==> flow/design.v <==
`timescale 1ns / 1ps
module Commutator_Out #(parameter WL=16)(
    input [WL-1:0] in1_r,
    input [WL-1:0] in1_i,
    input [WL-1:0] in2_r,
    input [WL-1:0] in2_i,
    input [WL-1:0] in3_r,
    input [WL-1:0] in3_i,
    input [WL-1:0] in4_r,
    input [WL-1:0] in4_i,    
    input Enable,
    input clk,
    output reg [WL-1:0] out1_r,
    output reg [WL-1:0] out1_i,
    output reg [WL-1:0] out2_r,
    output reg [WL-1:0] out2_i,
    output reg [WL-1:0] out3_r,
    output reg [WL-1:0] out3_i,
    output reg [WL-1:0] out4_r,
    output reg [WL-1:0] out4_i,
    output reg output_valid=0
    );
    reg [3:0]counter=4'b1111;
    reg start=0;
    always @(posedge clk)
    begin
        if(Enable)
            start=1;
        if(start)
        begin
        counter <= counter+1;
            case (counter)
                3'b000:
                    begin
                        out1_r <= in1_r;
                        out1_i <= in1_i;
                        out2_r <= 0;
                        out2_i <= 0;
                        out3_r <= 0;
                        out3_i <= 0;
                        out4_r <= 0;
                        out4_i <= 0;
                        output_valid <=1;
                     end
                  3'b001:
                     begin
                         out1_r <= in2_r;
                         out1_i <= in2_i;
                         out2_r <= in1_r;
                         out2_i <= in1_i;
                         out3_r <= 0;
                         out3_i <= 0;
                         out4_r <= 0;
                         out4_i <= 0;
                      end
                   3'b010:
                       begin
                           out1_r <= in3_r;
                           out1_i <= in3_i;
                           out2_r <= in2_r;
                           out2_i <= in2_i;
                           out3_r <= in1_r;
                           out3_i <= in1_i;
                           out4_r <= 0;
                           out4_i <= 0;
                        end
                   3'b011:
                       begin
                           out1_r <= in4_r;
                           out1_i <= in4_i;
                           out2_r <= in3_r;
                           out2_i <= in3_i;
                           out3_r <= in2_r;
                           out3_i <= in2_i;
                           out4_r <= in1_r;
                           out4_i <= in1_i;
                        end
                    3'b100:
                       begin
                           out1_r <= 0;
                           out1_i <= 0;
                           out2_r <= in4_r;
                           out2_i <= in4_i;
                           out3_r <= in3_r;
                           out3_i <= in3_i;
                           out4_r <= in2_r;
                           out4_i <= in2_i;
                        end
                    3'b101:
                       begin
                           out1_r <= 0;
                           out1_i <= 0;
                           out2_r <= 0;
                           out2_i <= 0;
                           out3_r <= in4_r;
                           out3_i <= in4_i;
                           out4_r <= in3_r;
                           out4_i <= in3_i;
                        end
                     3'b110:
                       begin
                           out1_r <= 0;
                           out1_i <= 0;
                           out2_r <= 0;
                           out2_i <= 0;
                           out3_r <= 0;
                           out3_i <= 0;
                           out4_r <= in4_r;
                           out4_i <= in4_i;
                        end
                      3'b111:
                      begin
                            start <=0;
                             output_valid <=0;
                             counter <=4'b1111;
                       end
               endcase
        end
    end
endmodule
Tool chain data of Commutator_Out
What the tools print for Commutator_Out, step after step.
Lines are those of the file above, counted from 1.
Cell names lack the library's common part.
{ "design": {"design": "Commutator_Out", "clock": "clk", "lib": "sky130hd", "pvt_corner": "tt_025C_1v80"} }

Word-level counts
Counts by Yosys on the flattened word-level netlist (proc, flatten, opt, wreduce; memories kept). Register bits leave out memories and registers merged into their read ports (data or address). Print and check cells are left out. Cells with the same type and inputs are merged into one.
{ "bits": {"reg_bits": 134, "input_bits": 130, "wordCells": 45} }
{ "classes": {"addsub": 1, "eq_ne": 7, "n_mux": 11, "reduce_logical": 15} }
{ "op_table": {"columns": ["cell", "count"], "rows": [
  ["16-bit case mux with 5-bit select", 8],
  ["5-bit nonzero test", 4],
  ["4-bit by 3-bit equality test with 1-bit output with constant B", 4],
  ["3-bit OR reduction", 4],
  ["2-bit AND reduction", 5],
  ["4-bit by 2-bit equality test with 1-bit output with constant B", 2],
  ["4-bit by 1-bit adder with 4-bit output with constant B", 1],
  ["4-bit by 1-bit equality test with 1-bit output with constant B", 1],
  ["4-bit logical NOT", 1],
  ["2-bit nonzero test", 1],
  ["1-bit case mux with 2-bit select", 1],
  ["1-bit 2-to-1 mux", 2]
]} }

Longest topological paths
Longest topological path by Yosys (ltp), each cell counted once; first at word level (registers and memories cut), then after technology mapping (sequential cells cut; the memories' decode and read muxes count).
{ "depth": {"depth_word": 4, "ABC_AREA": 0, "ltp_mapped": 8, "ltp_nobuf": 5} }

Synthesis result
Yosys stat after the flow's synthesis: flattened, memories mapped to cells. It holds for the ABC_AREA given above (unset counts as 0); a run with the other value may have another netlist.
The area totals of this step are shown rounded.
{ "by_type": {"columns": ["cell", "count", "type_area_um2"], "rows": [
  ["edfxtp_1", 133, 3993.83],
  ["a222oi_1", 64, 640.614],
  ["a22oi_1", 63, 472.954],
  ["a221o_1", 47, 470.451],
  ["o2bb2ai_1", 32, 280.269],
  ["nor2_1", 49, 183.926],
  ["o21ai_0", 31, 155.149],
  ["buf_2", 28, 140.134],
  ["a21o_1", 18, 135.13],
  ["nand2_1", 35, 131.376],
  ["a211oi_1", 17, 127.622],
  ["clkbuf_1", 32, 120.115],
  ["a21oi_1", 20, 100.096],
  ["buf_6", 7, 78.826],
  ["buf_4", 7, 52.55],
  ["ha_1", 4, 50.048],
  ["nor3_1", 5, 25.024],
  ["dfxtp_1", 1, 20.019]
]} }
Other cell types: 18; their cells: 26.
{ "mapped": {"mapped_cells": 619, "area_mm2": 0.007367, "sequential_area_mm2": 0.004014, "ff_cells": 134, "buf_cells": 78} }

Path before layout
Path of least setup slack by OpenSTA after synthesis, without wires, with an ideal clock, recovery checks aside; 20% of the period is set as input and as output delay. Where synthesis merged equal registers, the netlist keeps one of their names.
{ "synth_path": {"path_kind": "input port to flip-flop", "from": "input port Enable", "to": "register out1_i[0]", "clock_period_ns": 6.48, "input_delay_ns": 1.296, "setup_time_ns": 0.461, "launch_ns": 1.296, "t_arrival_ns": 3.636, "slack_ns": 2.383, "delay_ns": 2.801, "stages": 2, "path_buffers": 0, "synth_period_reached_ns": 4.097} }
"delay_ns" = arrival - input delay + setup time.
"stages": output pins that drive a net of the path, with the launching flip-flop's if there is one; two outputs of one cell count as two.
"synth_period_reached_ns" is the clock period less the worst setup slack; recovery checks do not enter. This is arithmetic on one report: input and output delays are still those of the set period (20% each).
The rows between start and end are the longest chain of elaborated cells between them; the timing report does not say that the signal goes this way. Where chains are equally long, one stands for them.
A line is the first line of the expression or statement that the cell stems from. Yosys adds cells for indexed reads and writes and turns some case tables into memories.
At most two assigning lines are given for a register; there are more.
{ "synth_via": {"cell_sequence": "nor2_1 > nor3_1", "elab_chain_cells": 2, "cone_cells": 2, "lines_between": 1, "classes_between": "mux (1); reduce/logical (1)"} }
{ "synth_lines": {"columns": ["item", "line_no", "source"], "rows": [
  ["start, declared", 11, "input Enable,"],
  ["1-bit 2-to-1 mux", 27, "if(Enable)"],
  ["2-bit AND reduction", null, null],
  ["end, assigned", 36, "out1_i <= in1_i;"],
  ["end, assigned", 48, "out1_i <= in2_i;"],
  ["end, declared", 14, "output reg [WL-1:0] out1_i,"]
]} }

Worst path after layout
Path of least setup slack in the final report of run 2 (OpenROAD, finished layout, wires in). Where an end is a register, its clock arrival counts in the times.
{ "layout_path": {"path_kind": "flip-flop to flip-flop", "from": "register counter[0]", "to": "register out2_i[13]", "clock_period_ns": 2.55, "setup_time_ns": 0.27, "launch_ns": 0.40, "t_arrival_ns": 2.37, "slack_ns": 0.32, "stages": 7, "path_buffers": 1} }
The rows between start and end are the longest chain of elaborated cells between them; the timing report does not say that the signal goes this way. Where chains are equally long, one stands for them.
At most two assigning lines are given for a register; there are more.
Ways into the end's enable are left out, as the timed path ends at the data pin.
{ "layout_via": {"cell_sequence": "edfxtp_1 > inv_1 > ha_4 > buf_4 > a21oi_1 > a31o_4 > a221o_1", "elab_chain_cells": 3, "cone_cells": 9, "lines_between": 1, "classes_between": "eq/ne (6); mux (1); reduce/logical (2)"} }
{ "layout_lines": {"columns": ["item", "line_no", "source"], "rows": [
  ["start, declared", 23, "reg [3:0]counter=4'b1111;"],
  ["start, assigned", 31, "counter <= counter+1;"],
  ["start, assigned", 115, "counter <=4'b1111;"],
  ["4-bit logical NOT", 32, "case (counter)"],
  ["3-bit OR reduction", null, null],
  ["16-bit case mux with 5-bit select", 32, null],
  ["end, assigned", 50, "out2_i <= in1_i;"],
  ["end, assigned", 61, "out2_i <= in2_i;"],
  ["end, declared", 16, "output reg [WL-1:0] out2_i,"]
]} }

Data sheet: physical implementation of Commutator_Out

Flow measurements of Commutator_Out on sky130hd: 2 stored runs with different settings, listed in no order. Input and output delays are each 20% of the period that was set; the output load is 0.01 pF.
"achieved_clock_period_ns" is the run's clock period less its worst setup slack. It is reckoned from that one timing run; input and output delays stay at 20% of the period that was set.
"worst_path_ns" means the part of the period allowed to the worst setup path (the constraints hold back 20% at inputs and 20% at outputs) less its slack; where the path has registers, the arrival times of their clocks count too.
By "fin_power_mw" is meant OpenSTA's value without simulated activity: inputs other than the clock are taken to toggle once in ten clock periods, and the tool carries that through the logic.
Values from the reports are rounded here.

Run 1
==> flow/run.sh <==
#!/bin/bash
# the make line also repeats the synthesis and layout settings of config.mk as NAME=value (left out here)
make -C /OpenROAD-flow-scripts/flow DESIGN_CONFIG=/design/flow/config.mk WORK_HOME=/design/flow/orfs CLKGATE_MAP_FILE= finish
==> flow/config.mk <==
export PLATFORM = sky130hd
export DESIGN_NAME = Commutator_Out
export DESIGN_NICKNAME = Commutator_Out
export VERILOG_FILES = /design/flow/design.v
export SDC_FILE = /design/flow/constraint.sdc
export NUM_CORES = 4
export LEC_CHECK = 0
export CAP_MARGIN = 20
export CELL_PAD_IN_SITES_GLOBAL_PLACEMENT = 3
export CORE_MARGIN = 2
export CORE_UTILIZATION = 46
export CTS_CLUSTER_DIAMETER = 192
export PLACE_DENSITY_LB_ADDON = 0.01
export SLEW_MARGIN = 10
==> flow/constraint.sdc <==
create_clock -name core_clock -period 4.85 [get_ports {clk}]
set_input_delay 0.9700 -clock core_clock [delete_from_list [all_inputs] [get_ports {clk}]]
set_output_delay 0.9700 -clock core_clock [all_outputs]
set_load 0.01 [all_outputs]

==> results of run 1, as JSON <==
{
  "outcome": "no final report: placement broke off with FLW-0024"
}

Run 2
==> flow/run.sh <==
#!/bin/bash
# the make line also repeats the synthesis and layout settings of config.mk as NAME=value (left out here)
make -C /OpenROAD-flow-scripts/flow DESIGN_CONFIG=/design/flow/config.mk WORK_HOME=/design/flow/orfs CLKGATE_MAP_FILE= finish
==> flow/config.mk <==
export PLATFORM = sky130hd
export DESIGN_NAME = Commutator_Out
export DESIGN_NICKNAME = Commutator_Out
export VERILOG_FILES = /design/flow/design.v
export SDC_FILE = /design/flow/constraint.sdc
export NUM_CORES = 4
export LEC_CHECK = 0
export CAP_MARGIN = 20
export CORE_MARGIN = 2
export CORE_UTILIZATION = 24
export CTS_CLUSTER_DIAMETER = 269
export PLACE_DENSITY_LB_ADDON = 0.03
export SETUP_SLACK_MARGIN = 0.13
export SLEW_MARGIN = 20
==> flow/constraint.sdc <==
create_clock -name core_clock -period 2.55 [get_ports {clk}]
set_input_delay 0.5100 -clock core_clock [delete_from_list [all_inputs] [get_ports {clk}]]
set_output_delay 0.5100 -clock core_clock [all_outputs]
set_load 0.01 [all_outputs]

==> results of run 2, as JSON <==
{
  "fin_power_mw": 15.04,
  "achieved_clock_period_ns": 2.230,
  "final_stdcell_area_mm2": 0.0112,
  "worst_path_ns": 2.23,
  "timing.worst_path_kind": "flip-flop to flip-flop",
  "yosys.chip_area_mm2": 0.007367,
  "total_die_area_mm2": 0.03211,
  "final_setup_ws_ns": 0.320,
  "final_hold_ws_ns": 0.795,
  "tns_setup_ns": 0.000,
  "finalUtil_pct": 36.8
}
